==> flow/design.v <==
`timescale 10ns / 10ns
module alu (alu_out, data_in, enable_param_1, enable_param_2, enable_out, opcode, clock, reset);
  output[15:0] alu_out;
  input[15:0] data_in;
  input enable_param_1;
  input enable_param_2;
  input enable_out;
  input[2:0] opcode;
  input clock;
  input reset;
  reg[15:0] alu_out;
  reg[15:0] param_1;
  reg[15:0] param_2;
  always @(posedge clock)
    begin
      if (reset)
      begin
        param_1 = 16'd0;
        param_2 = 16'd0;
        alu_out = 16'dz;
      end
      else
      begin
        if (enable_param_1)
          param_1 = data_in;
        if (enable_param_2)
          param_2 = data_in;
        if (enable_out)
        begin
          case (opcode)
          3'b000:  
            alu_out = param_1 + param_2;
          3'b001:  
            alu_out = param_1 - param_2;
          3'b010:  
            alu_out = ~param_1;
          3'b011:  
            alu_out = param_1 & param_2;
          3'b100:  
            alu_out = param_1 | param_2;
          3'b101:  
            alu_out = param_1 ^ param_2;
          3'b110:  
            alu_out = param_1 ~^ param_2;
          default: alu_out = 16'dZ;
          endcase
        end
        else
          alu_out = 16'dZ;
      end
    end
endmodule
* Tool chain data of alu *
The steps from the RTL of alu to its reports follow in flow order.
Lines are those of the file above, counted from 1.
Operators carry their Yosys type and port widths (W data, S select, Z words).
Library cell names are shortened.
The mark n/a stands for no value.

set-up
  top = alu
  clock = clock
  cell library = sky130hd
  timing corner = tt_025C_1v80

* Word level *
Counts by Yosys on the flattened word-level netlist (proc, flatten, opt, wreduce; memories kept). Register bits leave out memories and registers merged into their read ports (data or address); mux counts leave out enables and synchronous resets folded into registers. Print and check cells are left out. Cells with the same type and inputs are merged into one.

bit counts
  elaborated cells = 24
  word width x clocked read ports = 0
  memory bits (writable) = 0
  bits in latches = 0
  register bits = 48
  output and inout port bits = 16
  ROM bits = 0
  memories = 0

cells by class
  magnitude comparators = 0
  $mul = 0
  divide/modulo/power cells = 0
  shift-type cells = 0
  add/sub/neg operators = 2
  reduce/logical cells = 1
  bitwise logic cells = 5
  muxes and demuxes = 7
  eq/ne operators = 6

operators by type and width
  operator              number
  $pmux W16 S7          1
  $mux W16              6
  $add A16 B16 Y16      1
  $sub A16 B16 Y16      1
  $and A16 B16 Y16      1
  $or A16 B16 Y16       1
  $xnor A16 B16 Y16     1
  $xor A16 B16 Y16      1
  $not A16 Y16          1
  $eq A3 B3 Y1 const B  3
  $eq A3 B2 Y1 const B  2
  $eq A3 B1 Y1 const B  1
  $logic_not A3 Y1      1

* Logic depth *
Longest topological path by Yosys (ltp), each cell counted once; first at word level (registers and memories cut), then after technology mapping (sequential cells cut; the memories' decode and read muxes count).

logic depth
  depth after elaboration = 6
  ABC_AREA = 0
  depth in mapped cells = 16
  mapped depth without buffers = 13

* Synthesis result *
The flow's flattened synthesis, as Yosys stat reports it; memories are mapped. The netlist is that of the ABC_AREA named above (0 if unset); the other value can give another one.

cell types
  type      number  total area (µm²)
  dfxtp_1   48      960.922
  ha_1      48      600.576
  mux2i_1   34      340.326
  nor2_1    50      187.68
  xnor2_1   21      183.926
  a21oi_1   25      125.12
  inv_1     31      116.362
  mux2i_4   5       112.608
  o21ai_0   21      105.101
  nand2_1   26      97.594
  a21o_1    9       67.565
  xor2_1    7       61.309
  a22oi_1   8       60.058
  clkbuf_1  16      60.058
  o22ai_1   9       56.304
  nor4_4    2       42.541
  clkbuf_8  3       41.29
  a222oi_1  4       40.038

Not listed: further types 44, cells in them 73.

synthesis totals
  synthesis area = 3856.2 µm²
  flip-flop cells = 48
  buffers = 22
  standard cells after synthesis = 440

* Path before layout *
Path of least setup slack by OpenSTA after synthesis, without wires, with an ideal clock, recovery checks aside; 20% of the period is set as input and as output delay. Where synthesis merged equal registers, the netlist keeps one of their names.

timing post-synthesis
  path type = input to register
  from = input enable_param_1
  to = register alu_out[12]
  time at the first pin = 0.918 ns
  library setup time = 0.130 ns
  external input delay = 0.918 ns
  stages = 13
  required time = 4.460 ns
  period = 4.59 ns
  path delay = 2.886 ns
  data arrival time = 3.674 ns
  path slack = 0.787 ns
  synthesis period reached = 3.803 ns

"path delay" is the arrival time less input delay plus setup time.
"stages" counts driving pins, that of a launching flip-flop among them; a cell with two outputs on the path counts twice.
"synthesis period reached" is the clock period less the worst setup slack; recovery checks do not enter. This is arithmetic on one report: input and output delays are still those of the set period (20% each).
Between the ends stands the longest chain of elaborated cells between them, by number of cells; it is not shown to be the way that was timed. Of several equally long chains one is given.
Each line given opens the expression or statement behind the cell; cells for indexed reads and writes are added by Yosys, which also makes memories of some case tables.
At most two assigning lines are given for a register; there are more.

on the way, post-synthesis
  cells stage by stage = clkbuf_1 -> buf_2 -> mux2i_1 -> ha_1 -> inv_1 -> fa_1 -> a21o_1 -> a21oi_1 -> o21ai_1 -> a41oi_1 -> a21oi_1 -> xnor2_1 -> o21ai_1
  length of the longest elaborated chain = 6
  elaborated cells between the ends (all ways) = 12

RTL lines, path post-synthesis
  element           RTL line  source
  from (decl)       5         input enable_param_1;
  $mux W16          24        if (enable_param_1)
  $mux W16          16        if (reset)
  $sub A16 B16 Y16  34        alu_out = param_1 - param_2;
  $pmux W16 S7      30        case (opcode)
  $mux W16          28        if (enable_out)
  $mux W16          16
  to (assign)       32        alu_out = param_1 + param_2;
  to (assign)       34
  to (decl)         3         output[15:0] alu_out;

* Path in the finished layout *
From the final timing report of flow run 1: the path of least setup slack in the routed layout; clock arrival at registers is part of the times.

timing after layout
  path type = input to register
  from = input data_in[3]
  to = register alu_out[15]
  library setup time = 0.14 ns
  stages = 14
  time at the first pin = 0.92 ns
  period = 4.62 ns
  data arrival time = 4.24 ns
  path slack = 0.54 ns
  required time = 4.78 ns
  external input delay = 0.92 ns

Between the ends stands the longest chain of elaborated cells between them, by number of cells; it is not shown to be the way that was timed. Of several equally long chains one is given.
At most two assigning lines are given for a register; there are more.

on the way, after layout
  cells stage by stage = clkdlybuf4s50_1 -> nor4b_2 -> o211ai_2 -> or2_1 -> nor3_2 -> nor2_1 -> xnor2_1 -> ha_1 -> a21oi_1 -> nor2_1 -> a211oi_1 -> o31ai_1 -> xnor2_1 -> o21ai_1
  length of the longest elaborated chain = 6
  elaborated cells between the ends (all ways) = 9

RTL lines, path after layout
  element           RTL line  source
  from (decl)       4         input[15:0] data_in;
  $mux W16          24        if (enable_param_1)
  $mux W16          16        if (reset)
  $sub A16 B16 Y16  34        alu_out = param_1 - param_2;
  $pmux W16 S7      30        case (opcode)
  $mux W16          28        if (enable_out)
  $mux W16          16
  to (assign)       32        alu_out = param_1 + param_2;
  to (assign)       34
  to (decl)         3         output[15:0] alu_out;

Top module alu; platform sky130hd; tools Yosys and OpenROAD; 2 stored runs in no particular order. Input and output delays are each 20% of the period that was set; the output load is 0.01 pF.
"achieved clock period (ns)" = clock period - worst setup slack. The figure is calculated, with input and output delays left at 20% of the set period.
"worst setup path time (ns)": the worst setup path's part of the clock period (all of it between registers, 20% less for each end at a port) less its slack. A launch clock that arrives late makes it longer, a capture clock that arrives late makes it shorter.

settings of flow run 1
{
  "period_ns": 4.62,
  "CORE_UTILIZATION": 17,
  "PLACE_DENSITY_LB_ADDON": 0.1,
  "CELL_PAD_IN_SITES_GLOBAL_PLACEMENT": 2,
  "CELL_PAD_IN_SITES_DETAIL_PLACEMENT": 2,
  "TNS_END_PERCENT": 60,
  "GPL_ROUTABILITY_DRIVEN": 1,
  "CAP_MARGIN": 40,
  "MIN_ROUTING_LAYER": "met1",
  "CORE_MARGIN": 2,
  "SLEW_MARGIN": 20
}
report of flow run 1
yosys chip area after synthesis (um^2): 3856.2
finish__design__die__area: 23904.3
finish__design__instance__area__stdcell: 4787.1
finish__design__instance__utilization: 0.2134
finish__timing__setup__ws: 0.538
finish__timing__setup__tns: 0.000
achieved clock period (ns): 4.082
worst setup path time (ns): 3.16
worst setup path kind: input to register

settings of flow run 2
{
  "period_ns": 3.57,
  "CORE_UTILIZATION": 22,
  "SETUP_SLACK_MARGIN": 0.59,
  "CELL_PAD_IN_SITES_GLOBAL_PLACEMENT": 3,
  "CELL_PAD_IN_SITES_DETAIL_PLACEMENT": 0,
  "CTS_CLUSTER_DIAMETER": 244,
  "CAP_MARGIN": 5,
  "MIN_ROUTING_LAYER": "met1",
  "CORE_MARGIN": 2,
  "SLEW_MARGIN": 20
}
report of flow run 2
yosys chip area after synthesis (um^2): 3856.2
finish__design__die__area: 18603.6
finish__design__instance__area__stdcell: 5855.6
finish__design__instance__utilization: 0.3397
finish__timing__setup__ws: 0.503
finish__timing__setup__tns: 0.000
achieved clock period (ns): 3.067
worst setup path time (ns): 2.35
worst setup path kind: input to register
