==> flow/design.v <==
module mdr(mdr_bus_out, mdr_mem_out, mdr_bus_in, mdr_mem_in,
  clock, reset, enable_bus_out, enable_mem_out, enable_bus_read, enable_mem_read);
output[15:0] mdr_bus_out, mdr_mem_out;
input[15:0] mdr_bus_in, mdr_mem_in;
input clock, reset, enable_bus_out, enable_mem_out, enable_bus_read, enable_mem_read;
reg[15:0] mdr_val, mdr_bus_out, mdr_mem_out;
always @(posedge clock)
begin:behavior
  if (reset)
    mdr_val = 16'd0;
  else if (enable_bus_read)
    mdr_val = mdr_bus_in;
  else if (enable_mem_read)
    mdr_val = mdr_mem_in;
  if (enable_mem_out)
  begin
    mdr_bus_out = 16'hZZZZ;
    mdr_mem_out = mdr_val;
  end
  else if (enable_bus_out)
  begin
    mdr_bus_out = mdr_val;
    mdr_mem_out = 16'hZZZZ;
  end
  else
  begin
    mdr_mem_out = 16'hZZZZ;
    mdr_bus_out = 16'hZZZZ;
  end
end 
endmodule
======== Reports on mdr ========
What the tools print for mdr, step after step.
Lines are those of the file above, counted from 1.
Operators carry their Yosys type and port widths (W data, S select, Z words).
Library cell names are shortened.
A cell with - has no value.
design
  top ..................................... mdr
  clock input ............................. clock
  standard-cell library ................... sky130hd
  library corner .......................... tt_025C_1v80

======== Elaborated design ========
Source: Yosys, flattened and elaborated, memories not mapped. Widths are those after wreduce; folded enables and synchronous resets count as part of the registers. Registers that Yosys merges into a memory's read port (data or address) are not register bits. Print and check cells do not count. Equal cells are merged and count once.
storage and ports
  flip-flop bits (word level) ............. 48
  input bits .............................. 38
  elaborated cells ........................ 9
cells by class
  multiplexer cells ....................... 6
operator list
  cell      count
  $mux W16  6

======== Logic depth ========
Yosys ltp: most cells in a row. Word level: on the elaborated netlist, between registers, memories and ports. Mapped: between sequential cells and ports; inverters and the memories' decode and read muxes count.
logic depth
  depth after elaboration ................. 5
  ABC_AREA ................................ 0
  mapped depth ............................ 4
  mapped depth without buffers ............ 2

======== Netlist ========
Source: synth_stat.txt of the flow (Yosys; design flattened, memories mapped). It holds for the ABC_AREA given above (unset counts as 0); a run with the other value may have another netlist.
cells by type
  cell      count  total area (sq um)
  dfxtp_1   16     320.307
  mux2i_1   16     160.154
  buf_4     17     127.622
  a211oi_2  10     125.12
  nor2b_1   16     100.096
  a211oi_1  6      45.043
  buf_12    1      20.019
  buf_6     1      11.261
  buf_2     1      5.005
  buf_1     1      3.754
  clkbuf_1  1      3.754
  inv_1     1      3.754
synthesis totals
  standard cells after synthesis .......... 87
  cell area after synthesis ............... 925.9 sq um
  mapped flip-flops ....................... 16
  buffer cells ............................ 22

======== Path before layout ========
OpenSTA on the mapped netlist: ideal clock, no wires. The path of least setup slack (recovery checks aside). Input and output delay are each 20% of the period. Register names are those of the netlist, which keeps one name where synthesis merged equal registers.
timing post-synthesis
  path kind ............................... input -> register
  from .................................... input enable_mem_read
  to ...................................... register mdr_bus_out[10]
  period .................................. 1,220 ps
  external input delay .................... 244 ps
  arrival time ............................ 778 ps
  path slack .............................. 316 ps
  path delay .............................. 660 ps
  driving pins on the path ................ 4
  buffers on the path ..................... 2
  period reached after synthesis .......... 904 ps
"path delay" = arrival - input delay + setup time.
"driving pins on the path": output pins that drive a net of the path, with the launching flip-flop's if there is one; two outputs of one cell count as two.
"period reached after synthesis" = period - worst setup slack (recovery checks aside). The figure is calculated, with input and output delays left at 20% of the set period.
The rows between start and end are the longest chain of elaborated cells between them; the timing report does not say that the signal goes this way. Where chains are equally long, one stands for them.
Each line given opens the expression or statement behind the cell; cells for indexed reads and writes are added by Yosys, which also makes memories of some case tables.
At most two assigning lines are given for a register; there are more.
between the ends, post-synthesis
  cells stage by stage .................... buf_6 -> buf_12 -> mux2i_1 -> a211oi_2
  cells in the longest elaborated chain ... 5
  elaborated cells on any way between the ends .. 5
ends and longest elaborated chain, post-synthesis
  element             RTL line  text
  start: declaration  5         input clock, reset, enable_bus_out, enable_mem_out, enable_bus_read, enable_mem_read;
  $mux W16            13        else if (enable_mem_read)
  $mux W16            11        else if (enable_bus_read)
  $mux W16            9         if (reset)
  $mux W16            20        else if (enable_bus_out)
  $mux W16            15        if (enable_mem_out)
  end: assignment     17        mdr_bus_out = 16'hZZZZ;
  end: assignment     22        mdr_bus_out = mdr_val;
  end: declaration    3         output[15:0] mdr_bus_out, mdr_mem_out;

======== Worst path after layout ========
Path of least setup slack in the final report of run 1 (OpenROAD, finished layout, wires in). Where an end is a register, its clock arrival counts in the times.
The report prints the path's times to 10 ps; the period is as set.
timing after layout
  path kind ............................... register -> output
  from .................................... register (no name shown)
  to ...................................... output mdr_mem_out[13]
  period .................................. 654 ps
  arrival time ............................ 730 ps
  path slack .............................. -200 ps
  driving pins on the path ................ 2
  buffers on the path ..................... 1
between the ends, after layout
  cells stage by stage .................... dfxtp_4 -> buf_6
ends and longest elaborated chain, after layout
  element           RTL line  text
  end: declaration  3         output[15:0] mdr_bus_out, mdr_mem_out;
Chain of elaborated cells between the ends: none given.

2 stored runs of mdr in the flow (synthesis by Yosys, layout by OpenROAD, sky130hd cells), in arbitrary order. Constraints: input delay and output delay 20% of the set period each, output load 0.01 pF.
"total power of the final layout" is the tool's figure for a default switching activity; nothing was simulated.

======== run 1 ========
==> flow/run.sh <==
#!/bin/bash
# the make line also repeats the synthesis and layout settings of config.mk as NAME=value (left out here)
make -C /OpenROAD-flow-scripts/flow DESIGN_CONFIG=/design/flow/config.mk WORK_HOME=/design/flow/orfs CLKGATE_MAP_FILE= finish
==> flow/config.mk <==
export PLATFORM = sky130hd
export DESIGN_NAME = mdr
export DESIGN_NICKNAME = mdr
export VERILOG_FILES = /design/flow/design.v
export SDC_FILE = /design/flow/constraint.sdc
export NUM_CORES = 4
export LEC_CHECK = 0
export CAP_MARGIN = 20
export CELL_PAD_IN_SITES_DETAIL_PLACEMENT = 1
export CORE_ASPECT_RATIO = 0.55
export CORE_MARGIN = 2
export CORE_UTILIZATION = 29
export GPL_ROUTABILITY_DRIVEN = 0
export HOLD_SLACK_MARGIN = 0.07
export PLACE_DENSITY = 0.73
export SETUP_SLACK_MARGIN = -0.02
export SLEW_MARGIN = 20
export TNS_END_PERCENT = 55
==> flow/constraint.sdc <==
create_clock -name core_clock -period 0.654 [get_ports {clock}]
set_input_delay 0.1308 -clock core_clock [delete_from_list [all_inputs] [get_ports {clock}]]
set_output_delay 0.1308 -clock core_clock [all_outputs]
set_load 0.01 [all_outputs]

-------- measured, run 1 --------
  standard-cell area after routing ........ 1,662.8 sq um
  post-route worst hold slack ............. 363 ps
  setup slack of the worst path ........... -203 ps
  synthesized cell area ................... 925.9 sq um
  die outline area ........................ 3,681.1 sq um
  total power of the final layout ......... 2.802 mW

======== run 2 ========
==> flow/run.sh <==
#!/bin/bash
# the make line also repeats the synthesis and layout settings of config.mk as NAME=value (left out here)
make -C /OpenROAD-flow-scripts/flow DESIGN_CONFIG=/design/flow/config.mk WORK_HOME=/design/flow/orfs CLKGATE_MAP_FILE= finish
==> flow/config.mk <==
export PLATFORM = sky130hd
export DESIGN_NAME = mdr
export DESIGN_NICKNAME = mdr
export VERILOG_FILES = /design/flow/design.v
export SDC_FILE = /design/flow/constraint.sdc
export NUM_CORES = 4
export LEC_CHECK = 0
export ABC_AREA = 1
export CAP_MARGIN = 20
export CORE_ASPECT_RATIO = 1.99
export CORE_MARGIN = 2
export CORE_UTILIZATION = 30
export GPL_TIMING_DRIVEN = 1
export SLEW_MARGIN = 35
export TNS_END_PERCENT = 35
==> flow/constraint.sdc <==
create_clock -name core_clock -period 1.61 [get_ports {clock}]
set_input_delay 0.3220 -clock core_clock [delete_from_list [all_inputs] [get_ports {clock}]]
set_output_delay 0.3220 -clock core_clock [all_outputs]
set_load 0.01 [all_outputs]

-------- measured, run 2 --------
  standard-cell area after routing ........ 1,546.5 sq um
  post-route worst hold slack ............. 554 ps
  setup slack of the worst path ........... 121 ps
  synthesized cell area ................... 927.1 sq um
  die outline area ........................ 3,577.8 sq um
  total power of the final layout ......... 1.111 mW
