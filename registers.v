==> flow/design.v <==
module registers(reg0_out, reg0_in, reg0_enable_read, reg0_enable_out,
                  reg1_out, reg1_in, reg1_enable_read, reg1_enable_out,
                  reg2_out, reg2_in, reg2_enable_read, reg2_enable_out,
                  reg3_out, reg3_in, reg3_enable_read, reg3_enable_out,
                  clock, reset);
output[15:0] reg0_out, reg1_out, reg2_out, reg3_out;
input[15:0] reg0_in, reg1_in, reg2_in, reg3_in;
input reg0_enable_read, reg1_enable_read, reg2_enable_read, reg3_enable_read;
input reg0_enable_out, reg1_enable_out, reg2_enable_out, reg3_enable_out;
input clock, reset;
reg[15:0] reg0_val, reg1_val, reg2_val, reg3_val;
reg[15:0] reg0_out, reg1_out, reg2_out, reg3_out;
always @(posedge clock)
begin:behavior
  if (reset)
  begin
    reg0_val = 16'd0;
    reg1_val = 16'd0;
    reg2_val = 16'd0;
    reg3_val = 16'd0;
  end
  else
  begin
    if (reg0_enable_read)
      reg0_val = reg0_in;
    if (reg1_enable_read)
      reg1_val = reg1_in;
    if (reg2_enable_read)
      reg2_val = reg2_in;
    if (reg3_enable_read)
      reg3_val = reg3_in;
  end
  reg0_out = (reg0_enable_out) ? reg0_val : 16'hZZZZ;
  reg1_out = (reg1_enable_out) ? reg1_val : 16'hZZZZ;
  reg2_out = (reg2_enable_out) ? reg2_val : 16'hZZZZ;
  reg3_out = (reg3_enable_out) ? reg3_val : 16'hZZZZ;
end 
endmodule
# From RTL to reports: registers
# What the tools print for registers, step after step.
# Lines are those of the file above, counted from 1.
# Operators carry their Yosys type and port widths (W data, S select, Z words).
# Cell names lack the library's common part.
inputs:
  top: "registers"
  clock: "clock"
  library: "sky130hd"
  corner: "tt_025C_1v80"

# After elaboration
# Counts by Yosys on the flattened word-level netlist (proc, flatten, opt, wreduce; memories kept). Register bits leave out memories and registers merged into their read ports (data or address); mux counts leave out enables and synchronous resets folded into registers. Print and check cells are left out. Cells with the same type and inputs are merged into one.
word_totals:
  latch_bits: 0
  ram_bits: 0
  mem_bits_ro: 0
  elab_cells: 20
  clocked_rd_ports_x_width: 0
  reg_bits: 128
  n_memories: 0
  input_bits: 74
  out_inout_bits: 64
classes:
  shift: 0
  eq_ne: 0
  cmp: 0
  div: 0
  bitwise: 0
  mul: 0
  reduce_and_logical: 0
  n_mux: 12
  addsub: 0
op_table:
  columns: ["op", "n"]
  rows:
  - ["$mux W16", 12]

# Logic depth
# Depth = most cells in a row (Yosys ltp): at word level without a register or memory, in the mapped netlist without a sequential cell, where the memories' decode and read muxes count.
depth:
  depth_word: 3
  ABC_AREA: 0
  depth_mapped: 4
  depth_no_buf: 2

# Synthesis result
# Source: synth_stat.txt of the flow (Yosys; design flattened, memories mapped). It holds for the ABC_AREA given above (unset counts as 0); a run with the other value may have another netlist.
mapped:
  synth_area_um2: 2322.2
  seqArea_um2: 1281.2
  buf_cells: 15
  cell_count: 207
  ff_cells: 64
types:
  columns: ["cell", "n", "area_total_um2"]
  rows:
  - ["dfxtp_1", 64, 1.28E+03]
  - ["mux2i_1", 64, 640.614]
  - ["nor2_1", 64, 240.23]
  - ["buf_12", 4, 80.077]
  - ["buf_6", 4, 45.043]
  - ["buf_2", 7, 35.034]

# Timing after synthesis
# Path of least setup slack by OpenSTA after synthesis, without wires, with an ideal clock, recovery checks aside; 20% of the period is set as input and as output delay. Where synthesis merged equal registers, the netlist keeps one of their names.
synth_path:
  path_type: "input to register"
  from: "in reg0_enable_read"
  to: "reg reg0_val[10]"
  path_buffers: 2
  required_ps: 851
  input_delay_ps: 194
  driving_pins: 4
  setup_time_ps: 117
  setup_slack_ps: 192
  launch_ps: 194
  period_ps: 968
  arrival_ps: 659
  path_delay_ps: 582
  period_less_setup_slack_ps: 776
# "path_delay_ps" is the arrival time less input delay plus setup time.
# "driving_pins" counts driving pins, that of a launching flip-flop among them; a cell with two outputs on the path counts twice.
# "period_less_setup_slack_ps" = period - worst setup slack (recovery checks aside). The figure is calculated, with input and output delays left at 20% of the set period.
# Between the ends stands the longest chain of elaborated cells between them, by number of cells; it is not shown to be the way that was timed. Of several equally long chains one is given.
# Each line given opens the expression or statement behind the cell; cells for indexed reads and writes are added by Yosys, which also makes memories of some case tables.
synth_between:
  path_cell_list: "buf_6 -> buf_12 -> mux2i_1 -> nor2_1"
  elab_chain_len: 2
  cells_between: 2
  lines_between: 2
  classes_between: "mux (2)"
synth_lines:
  columns: ["item", "line", "rtl"]
  rows:
  - ["start: declaration", 8, "input reg0_enable_read, reg1_enable_read, reg2_enable_read, reg3_enable_read;"]
  - ["$mux W16", 24, "if (reg0_enable_read)"]
  - ["$mux W16", 15, "if (reset)"]
  - ["end: assignment", 17, "reg0_val = 16'd0;"]
  - ["end: assignment", 25, "reg0_val = reg0_in;"]
  - ["end: declaration", 11, "reg[15:0] reg0_val, reg1_val, reg2_val, reg3_val;"]

# Path in the finished layout
# From the final timing report of flow run 1: the path of least setup slack in the routed layout; clock arrival at registers is part of the times.
# The report prints the path's times to 10 ps; the period is as set.
layout_path:
  path_type: "register to output"
  from: "reg (no name shown)"
  to: "out reg2_out[3]"
  launch_ps: 320
  path_buffers: 1
  required_ps: 900
  out_delay_ps: 230
  arrival_ps: 870
  driving_pins: 2
  period_ps: 1130
  setup_slack_ps: 40
layout_between:
  path_cell_list: "dfxtp_2 -> clkdlybuf4s15_2"
layout_lines:
  columns: ["item", "line", "rtl"]
  rows:
  - ["end: declaration", 6, "output[15:0] reg0_out, reg1_out, reg2_out, reg3_out;"]
# Chain of elaborated cells between the ends: none given.

Subject: registers on sky130hd, stored results

Hello all,

Stored flow runs of registers (2 of them; Yosys, OpenROAD, sky130hd). They differ in their settings and are not a sequence. Constraints: input delay and output delay 20% of the set period each, output load 0.01 pF.
"clock_period_reached_ps": clock period set for the run, less the worst setup slack. It is reckoned from that one timing run; input and output delays stay at 20% of the period that was set.

--- flow run 1 ---
==> flow/run.sh <==
#!/bin/bash
# the make line also repeats the synthesis and layout settings of config.mk as NAME=value (left out here)
make -C /OpenROAD-flow-scripts/flow DESIGN_CONFIG=/design/flow/config.mk WORK_HOME=/design/flow/orfs CLKGATE_MAP_FILE= finish
==> flow/config.mk <==
export PLATFORM = sky130hd
export DESIGN_NAME = registers
export DESIGN_NICKNAME = registers
export VERILOG_FILES = /design/flow/design.v
export SDC_FILE = /design/flow/constraint.sdc
export NUM_CORES = 4
export LEC_CHECK = 0
export ABC_AREA = 0
export CAP_MARGIN = 20
export CELL_PAD_IN_SITES_DETAIL_PLACEMENT = 2
export CELL_PAD_IN_SITES_GLOBAL_PLACEMENT = 2
export CORE_ASPECT_RATIO = 1.6
export CORE_MARGIN = 2
export CORE_UTILIZATION = 15
export CTS_CLUSTER_SIZE = 67
export MAX_ROUTING_LAYER = met4
export PLACE_DENSITY_LB_ADDON = 0.17
export SLEW_MARGIN = 20
==> flow/constraint.sdc <==
create_clock -name core_clock -period 1.13 [get_ports {clock}]
set_input_delay 0.2260 -clock core_clock [delete_from_list [all_inputs] [get_ports {clock}]]
set_output_delay 0.2260 -clock core_clock [all_outputs]
set_load 0.01 [all_outputs]

==> results, as YAML <==
results:
  post_synth_area_um2: 2322.2
  dieArea_um2: 16520.2
  finish.stdcell_area_um2: 3912.5
  post_route_util_frac: 0.258
  worstSetupSlack_ps: 39
  clock_period_reached_ps: 1091

--- flow run 2 ---
==> flow/run.sh <==
#!/bin/bash
# the make line also repeats the synthesis and layout settings of config.mk as NAME=value (left out here)
make -C /OpenROAD-flow-scripts/flow DESIGN_CONFIG=/design/flow/config.mk WORK_HOME=/design/flow/orfs CLKGATE_MAP_FILE= finish
==> flow/config.mk <==
export PLATFORM = sky130hd
export DESIGN_NAME = registers
export DESIGN_NICKNAME = registers
export VERILOG_FILES = /design/flow/design.v
export SDC_FILE = /design/flow/constraint.sdc
export NUM_CORES = 4
export LEC_CHECK = 0
export CAP_MARGIN = 20
export CORE_MARGIN = 8
export CORE_UTILIZATION = 22
export CTS_CLUSTER_DIAMETER = 258
export GPL_ROUTABILITY_DRIVEN = 0
export MAX_ROUTING_LAYER = met5
export PLACE_DENSITY_LB_ADDON = 0.03
export SETUP_SLACK_MARGIN = 0.26
export SLEW_MARGIN = 15
==> flow/constraint.sdc <==
create_clock -name core_clock -period 1.02 [get_ports {clock}]
set_input_delay 0.2040 -clock core_clock [delete_from_list [all_inputs] [get_ports {clock}]]
set_output_delay 0.2040 -clock core_clock [all_outputs]
set_load 0.01 [all_outputs]

==> results, as YAML <==
results:
  post_synth_area_um2: 2322.2
  dieArea_um2: 14099.2
  finish.stdcell_area_um2: 4311.6
  post_route_util_frac: 0.42
  worstSetupSlack_ps: 40
  clock_period_reached_ps: 980

Thanks
